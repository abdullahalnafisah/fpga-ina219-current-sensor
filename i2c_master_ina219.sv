==> flow/design.v <==
module i2c_master_ina219 #(
  parameter int CLK_HZ = 50_000_000,    
  parameter int I2C_CLK = 100_000       
)(
  input  logic        clk,                  
  input  logic        reset_n,              
  input  logic        enable,               
  input  logic        start_transaction,    
  input  logic        rw,                   
  input logic [7:0]  reg_pointer,          
  input logic [15:0] write_data,           
  output logic [15:0] read_data,            
  output logic        busy,                 
  output logic        ack_error,            
  output logic        transaction_done,     
  inout  wire         sda,                  
  inout  wire         scl                   
);
  logic sda_ena_n;                     
  logic frame;                         
  logic [7:0] addr_rw;                 
  assign addr_rw = {7'b1000000, rw};
  int unsigned bit_cnt;               
  localparam int divider = (CLK_HZ / I2C_CLK);
  int unsigned count;
  logic scl_ena_n, data_pulse, prev_data_pulse;
  assign sda = (sda_ena_n == 1'b0) ? 1'b0 : 1'bz;
  assign scl = (scl_ena_n == 1'b0) ? data_pulse : 1'b1;
  always_ff @(posedge clk or negedge reset_n) begin
    if (!reset_n) begin
      count           <= 0;
      data_pulse      <= 1;
      prev_data_pulse <= 1;
    end else if (enable) begin
      prev_data_pulse <= data_pulse;
      if (start_transaction) begin
        count      <= 0;
        data_pulse <= 1;
      end else if (count == divider - 1) begin
        count      <= 0;
        data_pulse <= 1;
      end else if (count > (divider / 2) - 1) begin
        data_pulse <= 0;
        count      <= count + 1;
      end else begin
        data_pulse <= 1;
        count      <= count + 1;
      end
    end else begin
      count           <= 0;
      data_pulse      <= 1;
      prev_data_pulse <= 1;
    end
  end
  typedef enum logic [3:0] {
    READY,
    START,
    COMMAND,
    SLV_ACK1,
    RD,
    WR,
    WR_REGISTER,
    SLV_ACK2,
    MSTR_ACK,
    STOP,
    END_TRANSACTION
  } state_t;
  state_t state;
  always_ff @(posedge clk or negedge reset_n) begin
    if (!reset_n) begin
      state            <= READY;
      busy             <= 1'b0;
      frame            <= 1'b0;
      scl_ena_n        <= 1'b1;
      sda_ena_n        <= 1'b1;
      bit_cnt          <= 7;
      transaction_done <= 1'b0;
      ack_error        <= 1'b0;
      read_data        <= 16'd0;
    end else begin
      transaction_done <= 1'b0;
      case (state)
        READY: begin
          busy      <= 1'b0;
          frame     <= 1'b0;
          scl_ena_n <= 1'b1;
          sda_ena_n <= 1'b1;
          bit_cnt <= 7;
          ack_error <= 1'b0;
          if (start_transaction) begin
            busy      <= 1'b1;
            scl_ena_n <= 1'b0;
            sda_ena_n <= 1'b0;   
            state     <= START;
          end
        end
        START: begin
          if (prev_data_pulse == 1'b1 && data_pulse == 1'b0) begin
            sda_ena_n <= addr_rw[bit_cnt];
            bit_cnt   <= bit_cnt - 1;
            state     <= COMMAND;
          end
        end
        COMMAND: begin
          if (prev_data_pulse == 1'b1 && data_pulse == 1'b0) begin
            sda_ena_n <= addr_rw[bit_cnt];
            if (bit_cnt == 0) begin
              state <= SLV_ACK1;
            end else begin
              bit_cnt <= bit_cnt - 1;
            end
          end
        end
        SLV_ACK1: begin
          if (prev_data_pulse == 1'b1 && data_pulse == 1'b0) begin
            sda_ena_n <= 1'b1;  
            frame <= 1'b0;
            if (rw) begin
              bit_cnt <= 15;
              state <= RD;
            end else begin
              bit_cnt <= 7;
              state <= WR;
            end
          end
        end
        WR: begin
          if (prev_data_pulse == 1'b0 && data_pulse == 1'b1) begin
            if (bit_cnt == 7) begin
              ack_error <= sda;
            end
          end else if (prev_data_pulse == 1'b1 && data_pulse == 1'b0) begin
            sda_ena_n <= reg_pointer[bit_cnt];
            if (bit_cnt == 0) begin
              unique case (reg_pointer)
                8'h00: begin
                  bit_cnt <= 15;
                end
                8'h05: begin
                  bit_cnt <= 15;
                end
                default: begin
                  bit_cnt <= 0;
                end
              endcase
              state <= SLV_ACK2;
            end else begin
              bit_cnt <= bit_cnt - 1;
            end
          end
        end
        WR_REGISTER: begin
          if (prev_data_pulse == 1'b1 && data_pulse == 1'b0) begin
            sda_ena_n <= write_data[bit_cnt];
            bit_cnt <= bit_cnt - 1;
            if (bit_cnt == 0 || bit_cnt == 8) begin
              state <= SLV_ACK2;
            end
          end
        end
        SLV_ACK2: begin
          if (prev_data_pulse == 1'b1 && data_pulse == 1'b0) begin
            sda_ena_n <= 1'b1;  
            if (bit_cnt == 7 || bit_cnt == 15) begin
              state <= WR_REGISTER;
            end else begin
              state <= STOP;
            end
          end
        end
        RD: begin
          if (prev_data_pulse == 1'b0 && data_pulse == 1'b1) begin
            if (bit_cnt == 15 || bit_cnt == 7) begin
              ack_error <= sda;
            end else begin
              read_data <= {read_data[14:0], sda};
            end
          end else if (prev_data_pulse == 1'b1 && data_pulse == 1'b0) begin
            sda_ena_n <= 1'b1;  
            bit_cnt   <= bit_cnt - 1;
            if (bit_cnt == 0 || bit_cnt == 8) begin
              state <= MSTR_ACK;
            end
          end
        end
        MSTR_ACK: begin
          if (prev_data_pulse == 1'b0 && data_pulse == 1'b1) begin
            read_data <= {read_data[14:0], sda};
          end else if (prev_data_pulse == 1'b1 && data_pulse == 1'b0) begin
            sda_ena_n <= 1'b0;
            if (bit_cnt == 7) begin
              frame <= 1'b1;
              state <= RD;
            end else begin
              frame <= 1'b0;
              state <= STOP;
            end
          end
        end
        STOP: begin
          if (prev_data_pulse == 1'b1 && data_pulse == 1'b0) begin   
            sda_ena_n <= 1'b0;
            state <= END_TRANSACTION;
          end else if (data_pulse == 1'b1) begin
            scl_ena_n <= 1'b1;  
          end
        end
        END_TRANSACTION: begin
          sda_ena_n        <= 1'b1;
          transaction_done <= 1'b1;
          state            <= READY;
        end
        default: state <= READY;
      endcase
    end
  end
endmodule
======== Reports on i2c_master_ina219 ========
Tool output for the design above, in the order of the flow.
Line numbers count from 1 in the design file above.
Operators carry their Yosys type and port widths (W data, S select, Z words).
Not given: --
inputs
  top ..................................... i2c_master_ina219
  clock input ............................. clk
  library ................................. sky130hd
  library corner .......................... tt_025C_1v80

======== Word-level counts ========
Counts by Yosys on the flattened word-level netlist (proc, flatten, opt, wreduce; memories kept). Register bits leave out memories and registers merged into their read ports (data or address). Print and check cells are left out. Cells with the same type and inputs are merged into one.
cells by class
  $add $sub $neg .......................... 2
  $lt $le $gt $ge ......................... 1
  bitwise operators ....................... 2
  muxes and demuxes ....................... 66
  reductions and logical operators ........ 22
  equal/unequal tests ..................... 42
  shift-type cells ........................ 3
operators by type and width
  cell                     number
  $mux W32                 11
  $pmux W32 S6             1
  $mux W4                  21
  $eq A32 B4 Y1 const B    2
  $shiftx A8 B32 Y1        2
  $ne A2 B2 Y1 const B     26
  $mux W16                 3
  $pmux W4 S10             1
  $shiftx A16 B32 Y1       1
  $add A32 B1 Y32 const B  1
  $sub A32 B1 Y32 const B  1
  $eq A32 B3 Y1 const B    1
  $gt A32 B8 Y1 const B    1
  $eq A32 B9 Y1 const B    1
  $logic_not A32 Y1        1
  $pmux W16 S2             1
  $mux W1                  25
  $reduce_and A17 Y1       1
  $eq A4 B3 Y1 const B     4
  $reduce_and A7 Y1        2
  $eq A4 B4 Y1 const B     3
  $reduce_bool A11 Y1      1
  $pmux W1 S9              1
  $reduce_or A2 Y1         4
  $eq A4 B2 Y1 const B     2
  $eq A8 B3 Y1 const B     1
  $logic_not A8 Y1         1
  $reduce_bool A7 Y1       1
Other operator kinds: 13; their cells: 17.
word-level totals
  output and inout port bits .............. 21
  register bits ........................... 91
  bits of input ports ..................... 29

======== Logic depth ========
Yosys ltp: most cells in a row. Word level: on the elaborated netlist, between registers, memories and ports. Mapped: between sequential cells and ports; inverters and the memories' decode and read muxes count.
logic depth
  depth after elaboration ................. 7
  ABC_AREA ................................ 1
  gate-level depth with buffers ........... 15
  depth with buffers taken out ............ 13

======== After synthesis ========
The flow's flattened synthesis, as Yosys stat reports it; memories are mapped. The netlist is that of the ABC_AREA named above (0 if unset); the other value can give another one.
The area totals of this step are shown rounded.
cells by type
  cell                      number
  sky130_fd_sc_hd__dfrtp_1  73
  sky130_fd_sc_hd__nand2_1  247
  sky130_fd_sc_hd__nor2_1   149
  sky130_fd_sc_hd__nand3_1  76
  sky130_fd_sc_hd__inv_1    81
  sky130_fd_sc_hd__nand4_1  34
  sky130_fd_sc_hd__xor2_1   22
  sky130_fd_sc_hd__dfstp_2  7
  sky130_fd_sc_hd__buf_4    21
  sky130_fd_sc_hd__nor3_1   28
  sky130_fd_sc_hd__o21ai_0  25
  sky130_fd_sc_hd__ha_1     9
  sky130_fd_sc_hd__a21oi_1  12
  sky130_fd_sc_hd__buf_6    4
  sky130_fd_sc_hd__nor2_4   4
  sky130_fd_sc_hd__nand2_2  7
  sky130_fd_sc_hd__nor2_2   7
  sky130_fd_sc_hd__or2_2    6
Not listed: further types 20, cells in them 41.
mapped netlist
  flip-flops .............................. 80
  cell area after synthesis ............... 0.0056 mm^2
  cell count .............................. 853

======== Timing after synthesis ========
Source: OpenSTA report_checks on the synthesized netlist (no wires, ideal clock, input and output delay 20% of the period each), path of least setup slack; recovery checks are left aside. Register names are those of the netlist, which keeps one name where synthesis merged equal registers.
path after synthesis
  path kind ............................... register to register
  start point ............................. reg data_pulse
  end point ............................... reg bit_cnt[21]
  library setup time ...................... 0.116 ns
  stages on the path ...................... 14
  delay of the path ....................... 1.902 ns
  data arrival time ....................... 1.786 ns
  period .................................. 2.62 ns
  path buffers ............................ 3
  launch time at the first pin ............ 0.000 ns
  setup slack ............................. 0.718 ns
  period reached after synthesis .......... 1.902 ns
"delay of the path" = arrival - input delay + setup time.
"stages on the path" counts driving pins, that of a launching flip-flop among them; a cell with two outputs on the path counts twice.
"period reached after synthesis" = period - worst setup slack (recovery checks aside). The figure is calculated, with input and output delays left at 20% of the set period.
The rows between start and end are the longest chain of elaborated cells between them; the timing report does not say that the signal goes this way. Where chains are equally long, one stands for them.
Each line given opens the expression or statement behind the cell; cells for indexed reads and writes are added by Yosys, which also makes memories of some case tables.
A register here has more assigning lines than the two given.
on the way, after synthesis
  path through ............................ sky130_fd_sc_hd__dfstp_2 > sky130_fd_sc_hd__inv_1 > sky130_fd_sc_hd__ha_1 > sky130_fd_sc_hd__buf_4 > sky130_fd_sc_hd__inv_2 > sky130_fd_sc_hd__nor2_1 > sky130_fd_sc_hd__o21ai_0 > sky130_fd_sc_hd__a21oi_1 > sky130_fd_sc_hd__nand2_4 > sky130_fd_sc_hd__inv_2 > sky130_fd_sc_hd__buf_6 > sky130_fd_sc_hd__buf_6 > sky130_fd_sc_hd__nand2_1 > sky130_fd_sc_hd__nand2_1
  length of the longest elaborated chain .. 5
  elaborated cells between the ends (all ways) .. 16
  classes of those cells .................. eq/ne (5); mux (7); logic (1); reduce/logical (3)
RTL lines, path after synthesis
  what                 line  text
  from (decl)          26    logic scl_ena_n, data_pulse, prev_data_pulse;
  from (assign)        32    data_pulse      <= 1;
  from (assign)        38    data_pulse <= 1;
  $not A1 Y1           178   end else if (prev_data_pulse == 1'b1 && data_pulse == 1'b0) begin
  $logic_and A1 B1 Y1  178
  $mux W32             178
  $mux W32             172   if (prev_data_pulse == 1'b0 && data_pulse == 1'b1) begin
  $pmux W32 S6         82    case (state)
  to (assign)          100   bit_cnt   <= bit_cnt - 1;
  to (assign)          110   bit_cnt <= bit_cnt - 1;
  to (decl)            23    int unsigned bit_cnt;

======== Path in the finished layout ========
Path of least setup slack in the final report of record 1 (OpenROAD, finished layout, wires in). Where an end is a register, its clock arrival counts in the times.
path post-layout
  path kind ............................... register to register
  start point ............................. reg prev_data_pulse
  end point ............................... reg bit_cnt[8]
  path buffers ............................ 1
  setup slack ............................. 0.21 ns
  launch time at the first pin ............ 0.35 ns
  data arrival time ....................... 2.35 ns
  stages on the path ...................... 11
  period .................................. 2.28 ns
  library setup time ...................... 0.07 ns
The rows between start and end are the longest chain of elaborated cells between them; the timing report does not say that the signal goes this way. Where chains are equally long, one stands for them.
A register here has more assigning lines than the two given.
on the way, post-layout
  path through ............................ sky130_fd_sc_hd__dfstp_2 > sky130_fd_sc_hd__inv_1 > sky130_fd_sc_hd__ha_1 > sky130_fd_sc_hd__nor2_1 > sky130_fd_sc_hd__o21ai_0 > sky130_fd_sc_hd__a21oi_1 > sky130_fd_sc_hd__nand2_4 > sky130_fd_sc_hd__inv_4 > sky130_fd_sc_hd__clkbuf_16 > sky130_fd_sc_hd__nand2_1 > sky130_fd_sc_hd__o21ai_0
  length of the longest elaborated chain .. 4
  elaborated cells between the ends (all ways) .. 16
  classes of those cells .................. eq/ne (5); mux (7); logic (1); reduce/logical (3)
RTL lines, path post-layout
  what                 line  text
  from (decl)          26    logic scl_ena_n, data_pulse, prev_data_pulse;
  from (assign)        33    prev_data_pulse <= 1;
  from (assign)        35    prev_data_pulse <= data_pulse;
  $logic_and A1 B1 Y1  178   end else if (prev_data_pulse == 1'b1 && data_pulse == 1'b0) begin
  $mux W32             178
  $mux W32             172   if (prev_data_pulse == 1'b0 && data_pulse == 1'b1) begin
  $pmux W32 S6         82    case (state)
  to (assign)          100   bit_cnt   <= bit_cnt - 1;
  to (assign)          110   bit_cnt <= bit_cnt - 1;
  to (decl)            23    int unsigned bit_cnt;

==> runs of i2c_master_ina219 <==
2 stored runs of i2c_master_ina219 in the flow (synthesis by Yosys, layout by OpenROAD, sky130hd cells), in arbitrary order. Constraints: input delay and output delay 20% of the set period each, output load 0.01 pF.
"achieved clock period": clock period set for the run, less the worst setup slack. It is reckoned from that one timing run; input and output delays stay at 20% of the period that was set.
"critical path time" means the part of the period allowed to the worst setup path (the constraints hold back 20% at inputs and 20% at outputs) less its slack; where the path has registers, the arrival times of their clocks count too.
"total power after layout" rests on the timing tool's default activity at the inputs, not on a simulated workload.
Measured values are rounded.

======== record 1 ========
==> flow/run.sh <==
#!/bin/bash
# the make line also repeats the synthesis and layout settings of config.mk as NAME=value (left out here)
make -C /OpenROAD-flow-scripts/flow DESIGN_CONFIG=/design/flow/config.mk WORK_HOME=/design/flow/orfs CLKGATE_MAP_FILE= finish
==> flow/config.mk <==
export PLATFORM = sky130hd
export DESIGN_NAME = i2c_master_ina219
export DESIGN_NICKNAME = i2c_master_ina219
export VERILOG_FILES = /design/flow/design.v
export SDC_FILE = /design/flow/constraint.sdc
export NUM_CORES = 4
export LEC_CHECK = 0
export ABC_AREA = 1
export CAP_MARGIN = 20
export CORE_MARGIN = 2
export CORE_UTILIZATION = 39
export GPL_ROUTABILITY_DRIVEN = 1
export PLACE_DENSITY_LB_ADDON = 0.17
export SLEW_MARGIN = 20
==> flow/constraint.sdc <==
create_clock -name core_clock -period 2.28 [get_ports {clk}]
set_input_delay 0.4560 -clock core_clock [delete_from_list [all_inputs] [get_ports {clk}]]
set_output_delay 0.4560 -clock core_clock [all_outputs]
set_load 0.01 [all_outputs]

-------- measured, record 1 --------
  critical path time ...................... 2.07 ns
  worst setup path type ................... register to register
  die area ................................ 0.015 mm^2
  standard-cell area after routing ........ 0.0063 mm^2
  achieved clock period ................... 2.072 ns
  worst setup slack after layout .......... 0.21 ns
  total power after layout ................ 3.3 mW
  post-route setup TNS .................... 0.000 ns
  post-route utilization .................. 45 %
  mapped cell area after synthesis ........ 0.0056 mm^2

======== record 2 ========
==> flow/run.sh <==
#!/bin/bash
# the make line also repeats the synthesis and layout settings of config.mk as NAME=value (left out here)
make -C /OpenROAD-flow-scripts/flow DESIGN_CONFIG=/design/flow/config.mk WORK_HOME=/design/flow/orfs CLKGATE_MAP_FILE= finish
==> flow/config.mk <==
export PLATFORM = sky130hd
export DESIGN_NAME = i2c_master_ina219
export DESIGN_NICKNAME = i2c_master_ina219
export VERILOG_FILES = /design/flow/design.v
export SDC_FILE = /design/flow/constraint.sdc
export NUM_CORES = 4
export LEC_CHECK = 0
export ABC_AREA = 1
export CAP_MARGIN = 20
export CELL_PAD_IN_SITES_DETAIL_PLACEMENT = 0
export CORE_MARGIN = 2
export CORE_UTILIZATION = 44
export CTS_CLUSTER_SIZE = 60
export MAX_ROUTING_LAYER = met5
export MIN_ROUTING_LAYER = met1
export PLACE_DENSITY_LB_ADDON = 0.17
export SLEW_MARGIN = 10
==> flow/constraint.sdc <==
create_clock -name core_clock -period 2.05 [get_ports {clk}]
set_input_delay 0.4100 -clock core_clock [delete_from_list [all_inputs] [get_ports {clk}]]
set_output_delay 0.4100 -clock core_clock [all_outputs]
set_load 0.01 [all_outputs]

-------- measured, record 2 --------
  critical path time ...................... 1.91 ns
  worst setup path type ................... register to register
  die area ................................ 0.014 mm^2
  standard-cell area after routing ........ 0.0064 mm^2
  achieved clock period ................... 1.908 ns
  worst setup slack after layout .......... 0.14 ns
  total power after layout ................ 3.7 mW
  post-route setup TNS .................... 0.000 ns
  post-route utilization .................. 51 %
  mapped cell area after synthesis ........ 0.0056 mm^2
